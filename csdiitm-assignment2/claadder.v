==> flow/design.v <==
module stimulus;
   reg [15:0] A, B;
   reg 	     as;
   wire [15:0] sum;
   wire       cout;
   reg       clk;
   hierarchial_cla adder(sum, cout, A, B, as, clk);
   initial
     begin
	$monitor($time, "A = %d, B = %d, as = %b, -> %b, sum = %d %b\n", A, B, as, cout, sum, sum);
     end
   initial
     begin
	clk = 0;
	A = 16'd0;
	B = 16'd0;
	as = 0;
	#2 A = 16'd16;
	B = 16'd3;
	#4 A = 16'd32768;
	B = 16'd32768;
	as = 1;
	#4 A = 16'd33000;
	B = 16'd18000;
	#4 A = 16'd60000;
	B = 16'd33000;
	#4 A = 16'd1200;
	B = 16'd03;
	#4 A = 16'd99;
	B = 16'd99;
	as = 0;
	#4 A = 16'd100;
	B = 16'd1;
	as = 1;
	#4 A = 16'd1;
	B = 1;
	as = 0;
     end  
   always
     begin
	#2 clk = ~clk;
     end
endmodule  
module generatorNpropogator (g, p, G, P, x, y);
   output [15:0] g, p;
   output [3:0]  G, P;
   input [15:0]	 x, y;
   and #(1) (g[0 ], x[0 ], y[0 ]);
   and #(1) (g[1 ], x[1 ], y[1 ]);
   and #(1) (g[2 ], x[2 ], y[2 ]);
   and #(1) (g[3 ], x[3 ], y[3 ]);
   and #(1) (g[4 ], x[4 ], y[4 ]);
   and #(1) (g[5 ], x[5 ], y[5 ]);
   and #(1) (g[6 ], x[6 ], y[6 ]);
   and #(1) (g[7 ], x[7 ], y[7 ]);
   and #(1) (g[8 ], x[8 ], y[8 ]);
   and #(1) (g[9 ], x[9 ], y[9 ]);
   and #(1) (g[10], x[10], y[10]);
   and #(1) (g[11], x[11], y[11]);
   and #(1) (g[12], x[12], y[12]);
   and #(1) (g[13], x[13], y[13]);
   and #(1) (g[14], x[14], y[14]);
   and #(1) (g[15], x[15], y[15]);
   xor #(1) (p[0 ], x[0 ], y[0 ]);
   xor #(1) (p[1 ], x[1 ], y[1 ]);
   xor #(1) (p[2 ], x[2 ], y[2 ]);
   xor #(1) (p[3 ], x[3 ], y[3 ]);
   xor #(1) (p[4 ], x[4 ], y[4 ]);
   xor #(1) (p[5 ], x[5 ], y[5 ]);
   xor #(1) (p[6 ], x[6 ], y[6 ]);
   xor #(1) (p[7 ], x[7 ], y[7 ]);
   xor #(1) (p[8 ], x[8 ], y[8 ]);
   xor #(1) (p[9 ], x[9 ], y[9 ]);
   xor #(1) (p[10], x[10], y[10]);
   xor #(1) (p[11], x[11], y[11]);
   xor #(1) (p[12], x[12], y[12]);
   xor #(1) (p[13], x[13], y[13]);
   xor #(1) (p[14], x[14], y[14]);
   xor #(1) (p[15], x[15], y[15]);
   and #(1) (P[0], p[3], p[2], p[1], p[0]);
   and #(1) (P[1], p[7], p[6], p[5], p[4]);
   and #(1) (P[2], p[11], p[10], p[9], p[8]);
   and #(1) (P[3], p[15], p[14], p[13], p[12]);
   wire [3:0] g2p33, g1p23, g0p13;
   and #(1) (g0p13[0], g[0], p[1], p[2], p[3]);
   and #(1) (g1p23[0], g[1], p[2], p[3]);   
   and #(1) (g2p33[0], g[2], p[3]);
   and #(1) (g0p13[1], g[4], p[5], p[6], p[7]);
   and #(1) (g1p23[1], g[5], p[6], p[7]);   
   and #(1) (g2p33[1], g[6], p[7]);
   and #(1) (g0p13[2], g[8], p[9], p[10], p[11]);
   and #(1) (g1p23[2], g[9], p[10], p[11]);   
   and #(1) (g2p33[2], g[10], p[11]);
   and #(1) (g0p13[3], g[12], p[13], p[14], p[15]);
   and #(1) (g1p23[3], g[13], p[14], p[15]);   
   and #(1) (g2p33[3], g[14], p[15]);
   or #(1) (G[0], g[3], g2p33[0], g1p23[0], g0p13[0]);
   or #(1) (G[1], g[7], g2p33[1], g1p23[1], g0p13[1]);
   or #(1) (G[2], g[11], g2p33[2], g1p23[2], g0p13[2]);
   or #(1) (G[3], g[15], g2p33[3], g1p23[3], g0p13[3]);
endmodule
module highLevelCarryGenerator (C, P, G, c0);
   output [3:0] C;
   input [3:0] 	P, G;
   input 	c0;
   wire p01, p02, p03, p12, p13, p23;
   wire cp0, cp01, cp02, cp03;
   and #(1) (cp0, c0, P[0]);
   and #(1) (cp01, c0, P[0], P[1]);
   and #(1) (cp02, c0, P[0], P[1], P[2]);
   and #(1) (cp03, c0, P[0], P[1], P[2], P[3]);
   or #(1) (C[0], G[0], cp0);
   wire g0p1, g1p2, g0p12, g2p3, g1p23, g0p13;
   and #(1) (g0p1, G[0], P[1]);
   and #(1) (g1p2, G[1], P[2]);
   and #(1) (g0p12, G[0], P[1], P[2]);
   and #(1) (g2p3, G[2], P[3]);
   and #(1) (g1p23, G[1], P[2], P[3]);
   and #(1) (g0p13, G[0], P[1], P[2], P[3]);
   or #(1) (C[1], G[1], g0p1, cp01);
   or #(1) (C[2], G[2], g1p2, g0p12, cp02);
   or #(1) (C[3], G[3], g2p3, g1p23, g0p13, cp03);
endmodule
module cla4 (sum, p, g, c0);
   output [3:0] sum;
   input [3:0] 	p, g;
   input 	c0;
   wire [3:0]	C;
   highLevelCarryGenerator HLCG (C, p, g, c0);
   xor #(1) (sum[0], p[0], c0);
   xor #(1) (sum[1], p[1], C[0]);
   xor #(1) (sum[2], p[2], C[1]);
   xor #(1) (sum[3], p[3], C[2]);
endmodule  
module hierarchial_cla(out, cout, in1, in2, as, clk);
   output [15:0] out;
   output 	cout;
   input [15:0] in1, in2;
   input as, clk;
   reg [32:0] ISB1;
   reg [40:0] ISB2;
   reg [44:0] ISB3;
   wire [15:0] g, p;
   wire [3:0]  G, P, C;
   wire  c4, c8, c12;
   wire  cout0, cout1, cout2;
   wire  g0, p0, g1, p1, g2, p2, g3, p3;
   wire  p01, p02, p03, p12, p13, p23;
   wire cp0, cp01, cp02, cp03;
   wire g0p1, g1p2, g0p12, g2p3, g1p23, g0p13;
   wire [15:0] 	 in2m;   
   xor #(1) (in2m[0], ISB1[0], as);
   xor #(1) (in2m[1], ISB1[1], as);
   xor #(1) (in2m[2], ISB1[2], as);
   xor #(1) (in2m[3], ISB1[3], as);
   xor #(1) (in2m[4], ISB1[4], as);
   xor #(1) (in2m[5], ISB1[5], as);
   xor #(1) (in2m[6], ISB1[6], as);
   xor #(1) (in2m[7], ISB1[7], as);
   xor #(1) (in2m[8], ISB1[8], as);
   xor #(1) (in2m[9], ISB1[9], as);
   xor #(1) (in2m[10], ISB1[10], as);
   xor #(1) (in2m[11], ISB1[11], as);
   xor #(1) (in2m[12], ISB1[12], as);
   xor #(1) (in2m[13], ISB1[13], as);
   xor #(1) (in2m[14], ISB1[14], as);
   xor #(1) (in2m[15], ISB1[15], as);
   generatorNpropogator GnP (g, p, G, P, in1, in2m);
   highLevelCarryGenerator HLCG (C, ISB2[35:32], ISB2[39:36], ISB2[40]);
   cla4 CLA1 (out[3:0], ISB3[3:0], ISB3[19:16], ISB3[40]);
   cla4 CLA2 (out[7:4], ISB3[7:4], ISB3[23:20], ISB3[41]);
   cla4 CLA3 (out[11:8], ISB3[11:8], ISB3[27:24], ISB3[42]);
   cla4 CLA4 (out[15:12], ISB3[15:12], ISB3[31:28], ISB3[43]);
   assign cout = ISB3[44];
   always @(posedge clk)
     begin
	ISB3[40:0] = ISB2[40:0];
	ISB3[44:41] = C[3:0];
	ISB2[15:0] = p;
	ISB2[31:16] = g;
	ISB2[35:32] = P;
	ISB2[39:36] = G;
	ISB2[40] = ISB1[32];
	ISB1[15:0] = in2;
	ISB1[31:16] = in1;
	ISB1[32] = as;
     end
endmodule
Step by step through the tools: hierarchial_cla
Tool output for the design above, in the order of the flow. Lines are those of the file above, counted from 1. Operators carry their Yosys type and port widths (W data, S select, Z words). Library cell names are shortened. The mark - stands for no value.

Top module: hierarchial_cla. Clock input: clk. Cell library: sky130hd. Corner: tt_025C_1v80.

After elaboration
Source: Yosys, flattened and elaborated, memories not mapped. Widths are those after wreduce; folded enables and synchronous resets count as part of the registers. Registers that Yosys merges into a memory's read port (data or address) are not register bits. Print and check cells do not count. Equal cells are merged and count once.

The entry for register bits after elaboration reads 119. Under latch bits stands 0. For RAM bits the number is 0. For memory bits (read-only) the number is 0. Clocked read ports x word width: 0. For memories kept the number is 0. The entry for input port bits reads 34. Output and inout bits: 17. The figure for cells after elaboration is 183.

The entry for add/sub/neg operators reads 0. The figure for $mul is 0. The entry for div/mod/pow operators reads 0. For order comparisons the number is 0. Under eq/ne operators stands 0. Shift-type cells: 0. The figure for multiplexer cells is 0. Bitwise operators: 180. For reductions and logical operators the number is 0.

Operators by type and width (number): $and A1 B1 Y1 (86); $xor A1 B1 Y1 (48); $or A1 B1 Y1 (46).

Longest topological paths
Longest topological path by Yosys (ltp), each cell counted once; first at word level (registers and memories cut), then after technology mapping (sequential cells cut; the memories' decode and read muxes count).

Depth in word-level cells: 6. The figure for ABC_AREA is 0. For gate-level depth with buffers the number is 6. Mapped depth without buffers: 4.

Netlist
Yosys stat after the flow's synthesis: flattened, memories mapped to cells. It holds for the ABC_AREA given above (unset counts as 0); a run with the other value may have another netlist.

Cell types: dfxtp_1 (number 87, area in all 1741.67 um2); ha_1 (number 20, area in all 250.24 um2); xor2_1 (number 20, area in all 175.168 um2); a21oi_1 (number 12, area in all 60.058 um2); xnor2_1 (number 4, area in all 35.034 um2); nand2_1 (number 9, area in all 33.782 um2); nor2_1 (number 9, area in all 33.782 um2); a21o_1 (number 4, area in all 30.029 um2); o211ai_1 (number 4, area in all 30.029 um2); o21a_1 (number 4, area in all 30.029 um2); and4_1 (number 3, area in all 26.275 um2); nor3_1 (number 4, area in all 20.019 um2); o21ai_0 (number 4, area in all 20.019 um2); buf_4 (number 2, area in all 15.014 um2); a31o_1 (number 1, area in all 8.758 um2).

The figure for standard cells after synthesis is 187. Under synthesis area stands 2509.9 um2. The figure for sequential part of the area is 1741.7 um2. The entry for flip-flop cells reads 87.

By module: a second synthesis without flattening, with its own total; a netlist apart from the flattened one above.

The entry for cells (unflattened synthesis) reads 192. The entry for area (unflattened synthesis) reads 2715.1 um2.

Rows give one instance, submodules left out.

Modules: hierarchial_cla (times used 1, cells 113, area 2073.2 um2); generatorNpropogator (times used 1, cells 38, area 307.8 um2); highLevelCarryGenerator (times used 5, cells 5, area 38.8 um2); cla4 (times used 4, cells 4, area 35.0 um2).

Worst setup path after synthesis
Source: OpenSTA report_checks on the synthesized netlist (no wires, ideal clock, input and output delay 20% of the period each), path of least setup slack; recovery checks are left aside. Register names are those of the netlist, which keeps one name where synthesis merged equal registers.

Path type: in2reg. Start point: in as. End point: reg ISB2[37]. Under period stands 1960 ps. The entry for external input delay reads 392 ps. Launch time at the first pin: 392 ps. The figure for arrival is 1364 ps. The entry for slack reads 472 ps. Under delay of the path stands 1095 ps. Under stages on the path stands 6. Buffers on the path: 2. The entry for synthesis period reached reads 1488 ps.

"delay of the path" = arrival - input delay + setup time. "stages on the path": output pins that drive a net of the path, with the launching flip-flop's if there is one; two outputs of one cell count as two. "synthesis period reached" = period - worst setup slack (recovery checks aside). The figure is calculated, with input and output delays left at 20% of the set period. The rows between start and end are the longest chain of elaborated cells between them; the timing report does not say that the signal goes this way. Where chains are equally long, one stands for them. Each line given opens the expression or statement behind the cell; cells for indexed reads and writes are added by Yosys, which also makes memories of some case tables.

Cell sequence: buf_4 > buf_4 > xor2_1 > ha_1 > a21oi_1 > o21ai_0. Under cells in the longest elaborated chain stands 6. Under elaborated cells between the ends (all ways) stands 20. Under source lines of those cells stands 15.

RTL lines, path post-synthesis: from (decl) (RTL line 139) `input as, clk;`; $xor A1 B1 Y1 (RTL line 159) `xor #(1) (in2m[7], ISB1[7], as);`; $xor A1 B1 Y1 (RTL line 71) `xor #(1) (p[7 ], x[7 ], y[7 ]);`; $and A1 B1 Y1 (RTL line 90) `and #(1) (g2p33[1], g[6], p[7]);`; $or A1 B1 Y1 (3 in a row) (RTL line 98) `or #(1) (G[1], g[7], g2p33[1], g1p23[1], g0p13[1]);`; to (assign) (RTL line 182) `ISB2[39:36] = G;`; to (decl) (RTL line 141) `reg [40:0] ISB2;`.

Nets of the timed path that keep an RTL name, with a line that drives or declares them; the list need not be complete.

Nets with RTL names, path post-synthesis (RTL line): GnP.p[7] (71).

Worst path after layout
Path of least setup slack in the final report of run A (OpenROAD, finished layout, wires in). Where an end is a register, its clock arrival counts in the times. The path's times are printed in steps of 10 ps; the period is the one set.

Path type: reg2out. Start point: reg ISB3[0]. End point: out out[2]. Under period stands 2590 ps. The figure for external output delay is 520 ps. Launch time at the first pin: 360 ps. The figure for arrival is 2010 ps. The entry for slack reads 60 ps. Under stages on the path stands 6. Buffers on the path: 1.

The rows between start and end are the longest chain of elaborated cells between them; the timing report does not say that the signal goes this way. Where chains are equally long, one stands for them.

Cell sequence: dfxtp_1 > ha_1 > o21a_1 > nor2_1 > xnor2_1 > clkdlybuf4s50_1. Under cells in the longest elaborated chain stands 4. Under elaborated cells between the ends (all ways) stands 4.

RTL lines, path post-layout: from (decl) (RTL line 142) `reg [44:0] ISB3;`; from (assign) (RTL line 177) `ISB3[40:0] = ISB2[40:0];`; $and A1 B1 Y1 (2 in a row) (RTL line 109) `and #(1) (cp01, c0, P[0], P[1]);`; $or A1 B1 Y1 (RTL line 120) `or #(1) (C[1], G[1], g0p1, cp01);`; $xor A1 B1 Y1 (RTL line 132) `xor #(1) (sum[2], p[2], C[1]);`; to (decl) (RTL line 136) `output [15:0] out;`.

Data sheet: physical implementation of hierarchial_cla

Top module hierarchial_cla; platform sky130hd; tools Yosys and OpenROAD; 2 stored runs in no particular order. Input and output delays are each 20% of the period that was set; the output load is 0.01 pF. "achieved period" is the run's clock period less its worst setup slack. It is reckoned from that one timing run; input and output delays stay at 20% of the period that was set. "power": no workload was simulated; the value follows from the tool's default switching activity.

Files of run A:
==> flow/run.sh <==
#!/bin/bash
# the make line also repeats the synthesis and layout settings of config.mk as NAME=value (left out here)
make -C /OpenROAD-flow-scripts/flow DESIGN_CONFIG=/design/flow/config.mk WORK_HOME=/design/flow/orfs CLKGATE_MAP_FILE= finish
==> flow/config.mk <==
export PLATFORM = sky130hd
export DESIGN_NAME = hierarchial_cla
export DESIGN_NICKNAME = hierarchial_cla
export VERILOG_FILES = /design/flow/design.v
export SDC_FILE = /design/flow/constraint.sdc
export NUM_CORES = 4
export LEC_CHECK = 0
export CAP_MARGIN = 20
export CELL_PAD_IN_SITES_DETAIL_PLACEMENT = 2
export CORE_MARGIN = 2
export CORE_UTILIZATION = 46
export CTS_CLUSTER_SIZE = 76
export GPL_TIMING_DRIVEN = 0
export HOLD_SLACK_MARGIN = 0.29
export MAX_ROUTING_LAYER = met5
export PLACE_DENSITY = 0.92
export SLEW_MARGIN = 20
==> flow/constraint.sdc <==
create_clock -name core_clock -period 2.59 [get_ports {clk}]
set_input_delay 0.5180 -clock core_clock [delete_from_list [all_inputs] [get_ports {clk}]]
set_output_delay 0.5180 -clock core_clock [all_outputs]
set_load 0.01 [all_outputs]

Results of run A. The full die area is 6063.0 um2. The summed negative setup slack is 0 ps. The worst slack on setup checks is 64 ps. The measured worst hold slack in the final report is 334 ps. The utilization is 63.0%. For the power the run shows 2980 µW. The post-synthesis cell area comes to 2509.9 um2. The measured achieved period is 2526 ps.

Files of run B:
==> flow/run.sh <==
#!/bin/bash
# the make line also repeats the synthesis and layout settings of config.mk as NAME=value (left out here)
make -C /OpenROAD-flow-scripts/flow DESIGN_CONFIG=/design/flow/config.mk WORK_HOME=/design/flow/orfs CLKGATE_MAP_FILE= finish
==> flow/config.mk <==
export PLATFORM = sky130hd
export DESIGN_NAME = hierarchial_cla
export DESIGN_NICKNAME = hierarchial_cla
export VERILOG_FILES = /design/flow/design.v
export SDC_FILE = /design/flow/constraint.sdc
export NUM_CORES = 4
export LEC_CHECK = 0
export CAP_MARGIN = 20
export CELL_PAD_IN_SITES_DETAIL_PLACEMENT = 0
export CELL_PAD_IN_SITES_GLOBAL_PLACEMENT = 1
export CORE_MARGIN = 2
export CORE_UTILIZATION = 31
export MAX_ROUTING_LAYER = met4
export SLEW_MARGIN = 5
==> flow/constraint.sdc <==
create_clock -name core_clock -period 2.02 [get_ports {clk}]
set_input_delay 0.4040 -clock core_clock [delete_from_list [all_inputs] [get_ports {clk}]]
set_output_delay 0.4040 -clock core_clock [all_outputs]
set_load 0.01 [all_outputs]

Results of run B. The full die area is 8832.2 um2. The utilization is 43.0%. The measured achieved period is 1925 ps. The worst slack on setup checks is 95 ps. The summed negative setup slack is 0 ps. For the power the run shows 3918 µW. The post-synthesis cell area comes to 2509.9 um2. The measured worst hold slack in the final report is 329 ps.
